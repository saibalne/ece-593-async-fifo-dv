==> flow/design.v <==
module write_ctrl #(
    parameter ADDR_W = 8
)(
    input  logic                 clk,
    input  logic                 rst_n,
    input  logic                 en,
    input  logic [ADDR_W:0]      rptr_gray,
    output logic [ADDR_W-1:0]    addr,
    output logic [ADDR_W:0]      ptr_gray,
    output logic                 full
);
    logic [ADDR_W:0] bin, bin_next, gray_next;
    assign bin_next  = bin + (en && !full);
    assign gray_next = (bin_next >> 1) ^ bin_next;
    assign addr      = bin[ADDR_W-1:0];
    always_ff @(posedge clk or negedge rst_n) begin
        if (!rst_n) begin
            bin      <= '0;
            ptr_gray <= '0;
            full     <= 1'b0;
        end else begin
            bin      <= bin_next;
            ptr_gray <= gray_next;
            full     <= (gray_next == {~rptr_gray[ADDR_W:ADDR_W-1],
                                       rptr_gray[ADDR_W-2:0]});
        end
    end
endmodule
Step by step through the tools: write_ctrl --
What the tools print for write_ctrl, step after step. Lines are those of the file above, counted from 1. Operators: Yosys type, input widths -> output width; for muxes data width and select width s. Library cell names are shortened. The mark - stands for no value.
Set-up: design top write_ctrl, clock input clk, standard-cell library sky130hd, corner tt_025C_1v80

Word level --
Yosys after proc, flatten, opt, wreduce and memory -nomap, before mapping. Enables and synchronous resets that opt folds into registers are not counted as muxes. Memory bits, and registers merged into a memory's read port (data or address), are not among the register bits. Print and check cells are not counted. Equal cells are merged and count once.
Word-level totals: flip-flop bits (word level) 19, latch bits 0, memory bits (writable) 0, memory bits (read-only) 0, word width x clocked read ports 0, memory cells 0, input bits 12, output and inout bits 18, elaborated cells 9
Operators by class: add/subtract/negate cells 1, multiply operators 0, divide/modulo/power cells 0, $lt $le $gt $ge 0, equal/unequal tests 1, shifts and indexed selects 0, mux-type cells 0, bitwise operators 2, reductions and logical operators 2
Operators with widths (number):
- $xor 8x9->9 | 1
- $add 9x1->9 | 1
- $eq 9x9->1 | 1
- $not 2->2 | 1
- $logic_and 1x1->1 | 1
- $logic_not 1->1 | 1

Logic depth --
Longest topological path by Yosys (ltp), each cell counted once; first at word level (registers and memories cut), then after technology mapping (sequential cells cut; the memories' decode and read muxes count).
Depth: depth after elaboration 5, ABC_AREA 0, gate-level depth with buffers 9, depth with buffers taken out 8

Mapped cells and area --
Yosys stat after the flow's synthesis: flattened, memories mapped to cells. It holds for the ABC_AREA given above (unset counts as 0); a run with the other value may have another netlist.
Cell types:
- dfrtp_1 | number 18, area in all 450.432 µm²
- xnor2_1 | number 12, area in all 105.101 µm²
- xor2_1 | number 11, area in all 96.342 µm²
- xnor3_1 | number 2, area in all 45.043 µm²
- ha_1 | number 3, area in all 37.536 µm²
- a21oi_1 | number 6, area in all 30.029 µm²
- xor2_4 | number 1, area in all 27.526 µm²
- xnor3_4 | number 1, area in all 26.275 µm²
- buf_2 | number 5, area in all 25.024 µm²
- nand3_1 | number 5, area in all 25.024 µm²
- xor3_1 | number 1, area in all 23.773 µm²
- a31o_2 | number 2, area in all 17.517 µm²
- and2b_2 | number 2, area in all 17.517 µm²
- a21boi_0 | number 2, area in all 15.014 µm²
- nand2_1 | number 4, area in all 15.014 µm²
- nor4b_2 | number 1, area in all 15.014 µm²
- and4b_2 | number 1, area in all 11.261 µm²
- buf_6 | number 1, area in all 11.261 µm²
Not listed: further types 22, cells in them 24.
Synthesis totals: cell count 102, cell area after synthesis 1162.4 µm², sequential part of the area 450.4 µm², flip-flop cells 18, buffers 7

Timing after synthesis --
Path of least setup slack by OpenSTA after synthesis, without wires, with an ideal clock, recovery checks aside; 20% of the period is set as input and as output delay. Where synthesis merged equal registers, the netlist keeps one of their names.
Path after synthesis: path kind input port to flip-flop, from in en, to reg full, period 3000 ps, setup time 95 ps, time at the first pin 600 ps, arrival time 2254 ps, required time 2905 ps, setup slack 651 ps, path delay 1749 ps, stages on the path 8, buffers on the path 0, period reached after synthesis 2349 ps
"path delay" = arrival - input delay + setup time. "stages on the path" counts driving pins, that of a launching flip-flop among them; a cell with two outputs on the path counts twice. "period reached after synthesis" is the clock period less the worst setup slack; recovery checks do not enter. This is arithmetic on one report: input and output delays are still those of the set period (20% each). The rows between start and end are the longest chain of elaborated cells between them; the timing report does not say that the signal goes this way. Where chains are equally long, one stands for them. A line is the first line of the expression or statement that the cell stems from. Yosys adds cells for indexed reads and writes and turns some case tables into memories.
Between the ends, after synthesis: cell sequence nor2b_1 > ha_1 > ha_1 > xnor3_4 > xnor2_1 > a211oi_1 > nand3b_1 > nor4b_2, length of the longest elaborated chain 4
RTL lines, path after synthesis:
- from (decl) | line 6 | input  logic                 en,
- $logic_and 1x1->1 | line 13 | assign bin_next  = bin + (en && !full);
- $add 9x1->9 | line 13
- $xor 8x9->9 | line 14 | assign gray_next = (bin_next >> 1) ^ bin_next;
- $eq 9x9->1 | line 24 | full     <= (gray_next == {~rptr_gray[ADDR_W:ADDR_W-1],
- to (assign) | line 20 | full     <= 1'b0;
- to (assign) | line 24
- to (decl) | line 10 | output logic                 full

Path in the finished layout --
Path of least setup slack in the final report of run 2 (OpenROAD, finished layout, wires in). Where an end is a register, its clock arrival counts in the times. The path's times are printed in steps of 10 ps; the period is the one set.
Path post-layout: path kind input port to flip-flop, from in en, to reg full, period 2670 ps, setup time 90 ps, time at the first pin 530 ps, arrival time 2760 ps, required time 2860 ps, setup slack 100 ps, stages on the path 9, buffers on the path 1
The rows between start and end are the longest chain of elaborated cells between them; the timing report does not say that the signal goes this way. Where chains are equally long, one stands for them.
Between the ends, post-layout: cell sequence clkdlybuf4s50_1 > nor2b_1 > ha_1 > ha_1 > xnor3_4 > xnor2_1 > a211oi_1 > nand3b_1 > nor4b_2, length of the longest elaborated chain 4
RTL lines, path post-layout:
- from (decl) | line 6 | input  logic                 en,
- $logic_and 1x1->1 | line 13 | assign bin_next  = bin + (en && !full);
- $add 9x1->9 | line 13
- $xor 8x9->9 | line 14 | assign gray_next = (bin_next >> 1) ^ bin_next;
- $eq 9x9->1 | line 24 | full     <= (gray_next == {~rptr_gray[ADDR_W:ADDR_W-1],
- to (assign) | line 20 | full     <= 1'b0;
- to (assign) | line 24
- to (decl) | line 10 | output logic                 full

Record of 2 stored runs of the RTL-to-layout flow on write_ctrl, platform sky130hd. The runs are unordered. Constraints: input delay and output delay 20% of the set period each, output load 0.01 pF.
"allowed time less slack (worst setup path)" = time allowed to the worst setup path (clock period - input delay - output delay, where it has them) - its slack; a late launch clock adds to it, a late capture clock takes from it.
By "overall power" is meant OpenSTA's value without simulated activity: inputs other than the clock are taken to toggle once in ten clock periods, and the tool carries that through the logic.
"allowed time less slack (worst setup path)" is given in steps of 10 ps.

* Run 1 | settings: period_ns 2.91; CORE_UTILIZATION 72; PLACE_DENSITY_LB_ADDON 0.12; CORE_MARGIN 8; CELL_PAD_IN_SITES_GLOBAL_PLACEMENT 3; GPL_TIMING_DRIVEN 0; CTS_CLUSTER_SIZE 56; CAP_MARGIN 35; MIN_ROUTING_LAYER met2; SLEW_MARGIN 20 | incomplete, placement halted on FLW-0024
* Run 2 | settings: period_ns 2.67; CORE_UTILIZATION 57; CAP_MARGIN 20; CORE_MARGIN 2; SLEW_MARGIN 20 | results: synthesis area 1162.4 µm²; die outline area 2416.2 µm²; allowed time less slack (worst setup path) 2030 ps; kind of the worst setup path input port to flip-flop; overall power 0.001589 W; final design utilization 0.793; total negative slack on setup checks 0 ps; smallest setup slack 104 ps; std-cell area (final layout) 1540.2 µm²
