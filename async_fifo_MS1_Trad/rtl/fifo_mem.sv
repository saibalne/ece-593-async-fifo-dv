==> flow/design.v <==
module fifo_mem #(
    parameter DATA_W = 8,
    parameter ADDR_W = 8
)(
    input  logic                 wclk,
    input  logic                 wen,
    input  logic [ADDR_W-1:0]    waddr,
    input  logic [DATA_W-1:0]    wdata,
    input  logic [ADDR_W-1:0]    raddr,
    output logic [DATA_W-1:0]    rdata
);
    localparam DEPTH = 1 << ADDR_W;
    logic [DATA_W-1:0] mem [0:DEPTH-1];
    always_ff @(posedge wclk)
        if (wen)
            mem[waddr] <= wdata;
    assign rdata = mem[raddr];
endmodule
# From RTL to reports: fifo_mem
# Tool output for the design above, in the order of the flow.
# Lines are those of the file above, counted from 1.
# Operators: Yosys type, input widths -> output width; for muxes data width and select width s.
# Cell names lack the library's common part.
# Not given: -
# setup
top_module	fifo_mem
clock_port	wclk
library	sky130hd
corner	tt_025C_1v80

# Elaborated design
# Source: Yosys, flattened and elaborated, memories not mapped. Widths are those after wreduce; folded enables and synchronous resets count as part of the registers. Registers that Yosys merges into a memory's read port (data or address) are not register bits. Print and check cells do not count. Equal cells are merged and count once.
# Memory sizes are those after Yosys's memory passes, which may raise the word count (mostly to a power of two), join words into wider ones and drop unused or constant bits.
# bits
elab_cells	4
ram_bits	2048
n_memories	1
output_inout_bits	8
input_bits	26
regBits	0
# mem_list
name	words	word_bits	read_ports	write_ports	line	source
mem	256	8	1	1	13	logic [DATA_W-1:0] mem [0:DEPTH-1];
# classes
muxes	3
# ops
cell	n
$mux 8	2
$mux 1	1

# Logic depth
# Depth = most cells in a row (Yosys ltp): at word level without a register or memory, in the mapped netlist without a sequential cell, where the memories' decode and read muxes count.
# logic_depth
depth_word	1
abc_area	0
depth_mapped	11
mapped_depth_nobuf	6

# After synthesis
# Yosys stat after the flow's synthesis: flattened, memories mapped to cells. It holds for the ABC_AREA given above (unset counts as 0); a run with the other value may have another netlist.
# The area totals of this step are shown rounded.
# synth_totals
n_buf	233
cells	3725
flip_flops	2048
mapped_area_mm2	0.0794
sequential_area_mm2	0.0615
# types
cell	n	type_area_um2
edfxtp_1	2048	6.15E+04
mux4_2	454	1.02E+04
mux2i_1	134	1.34E+03
nor2_1	282	1.06E+03
a22oi_1	133	998.458
a21oi_1	96	480.461
clkbuf_1	111	416.65
o221ai_1	46	402.886
buf_6	21	236.477
buf_4	27	202.694
buf_8	13	195.187
nor2b_1	31	193.936
o22ai_1	28	175.168
nand3_1	34	170.163
buf_12	8	160.154
buf_2	31	155.149
nor4_1	24	150.144
nand2_1	33	123.869
# Other cell types: 36; their cells: 171.

# Timing after synthesis
# OpenSTA on the mapped netlist: ideal clock, no wires. The path of least setup slack (recovery checks aside). Input and output delay are each 20% of the period. Register names are those of the netlist, which keeps one name where synthesis merged equal registers.
# synth_timing
path_type	input to output
start	input raddr[1]
end	output rdata[3]
setup_slack_ns	0.110
in_delay_ns	0.654
arrival_time_ns	2.506
clock_period_ns	3.27
path_stages	9
n_path_buf	3
launch_ns	0.654
t_required_ns	2.616
delay_ns	1.852
output_delay_ns	0.654
synth_period_reached_ns	3.16
# "delay_ns" is the arrival time less input delay plus setup time.
# At an output port there is no setup time.
# "path_stages" counts driving pins, that of a launching flip-flop among them; a cell with two outputs on the path counts twice.
# "synth_period_reached_ns" = period - worst setup slack (recovery checks aside). The figure is calculated, with input and output delays left at 20% of the set period.
# Between the ends stands the longest chain of elaborated cells between them, by number of cells; it is not shown to be the way that was timed. Of several equally long chains one is given.
# Each line given opens the expression or statement behind the cell; cells for indexed reads and writes are added by Yosys, which also makes memories of some case tables.
# The chain passes a memory read, where the word-level depth is cut; so it can be longer than that depth.
# synth_between
cell_sequence	buf_2 -> buf_4 -> or2b_1 -> buf_1 -> o221ai_1 -> a21oi_1 -> o32ai_1 -> nor3_1 -> nor4_1
elab_chain_cells	1
cone_cells	1
cone_lines	1
cone_classes	memory (1)
# synth_rtl
element	line	source
from (decl)	9	input  logic [ADDR_W-1:0]    raddr,
$mem_v2 256x8	13	logic [DATA_W-1:0] mem [0:DEPTH-1];
to (decl)	10	output logic [DATA_W-1:0]    rdata

# Path in the finished layout
# Path of least setup slack in the final report of job 1 (OpenROAD, finished layout, wires in). Where an end is a register, its clock arrival counts in the times.
# layout_timing
path_type	input to output
start	input raddr[0]
end	output rdata[5]
path_stages	11
output_delay_ns	0.65
setup_slack_ns	-0.64
launch_ns	0.65
n_path_buf	5
arrival_time_ns	3.22
in_delay_ns	0.65
t_required_ns	2.58
clock_period_ns	3.23
# Between the ends stands the longest chain of elaborated cells between them, by number of cells; it is not shown to be the way that was timed. Of several equally long chains one is given.
# The chain passes a memory read, where the word-level depth is cut; so it can be longer than that depth.
# layout_between
cell_sequence	buf_16 -> buf_16 -> buf_4 -> mux4_2 -> a22o_1 -> a221oi_2 -> o221ai_2 -> a211oi_4 -> buf_4 -> nor4_4 -> buf_2
elab_chain_cells	1
cone_cells	1
cone_lines	1
cone_classes	memory (1)
# layout_rtl
element	line	source
from (decl)	9	input  logic [ADDR_W-1:0]    raddr,
$mem_v2 256x8	13	logic [DATA_W-1:0] mem [0:DEPTH-1];
to (decl)	10	output logic [DATA_W-1:0]    rdata

# Below are 2 stored runs of the flow (Yosys, OpenROAD; platform sky130hd) on fifo_mem, each with its settings and what was measured, unordered. Constraints: input delay and output delay 20% of the set period each, output load 0.01 pF.
# By "period_reached_ns" is meant the clock period of the run minus its worst setup slack. This is arithmetic on one report: input and output delays are still those of the set period (20% each).
# By "critical_path_time_ns" is meant the share of the clock period that the worst setup path is allowed (20% is reserved at inputs, 20% at outputs), minus its slack. Clock arrival times at its registers enter into it.
# "total_power_w" is the tool's figure for a default switching activity; nothing was simulated.
# The measured numbers are rounded.
# Among the settings, . means not set for that run.
stored run	period_ns	SETUP_SLACK_MARGIN	CAP_MARGIN	CORE_MARGIN	CORE_UTILIZATION	SLEW_MARGIN	PLACE_DENSITY_LB_ADDON	CORE_ASPECT_RATIO	TNS_END_PERCENT	CTS_CLUSTER_DIAMETER	MIN_ROUTING_LAYER	total_power_w	die_footprint_mm2	setupTns_ns	final_setup_ws_ns	synthArea_mm2	final_util_frac	final_stdcell_area_mm2	period_reached_ns	hold_worst_slack_ns	critical_path_time_ns	worstPathKind
job 1	3.23	0.17	20	2	40	20	.	.	.	.	.	0.0555	0.202	-4.34	-0.637	0.0794	0.489	0.0964	3.867	0.222	2.57	input to output
job 2	3.65	0.73	15	2	45	20	0.02	1.72	70	182	met2	0.0494	0.18	-4.34	-0.711	0.0794	0.552	0.097	4.361	0.391	2.90	input to output
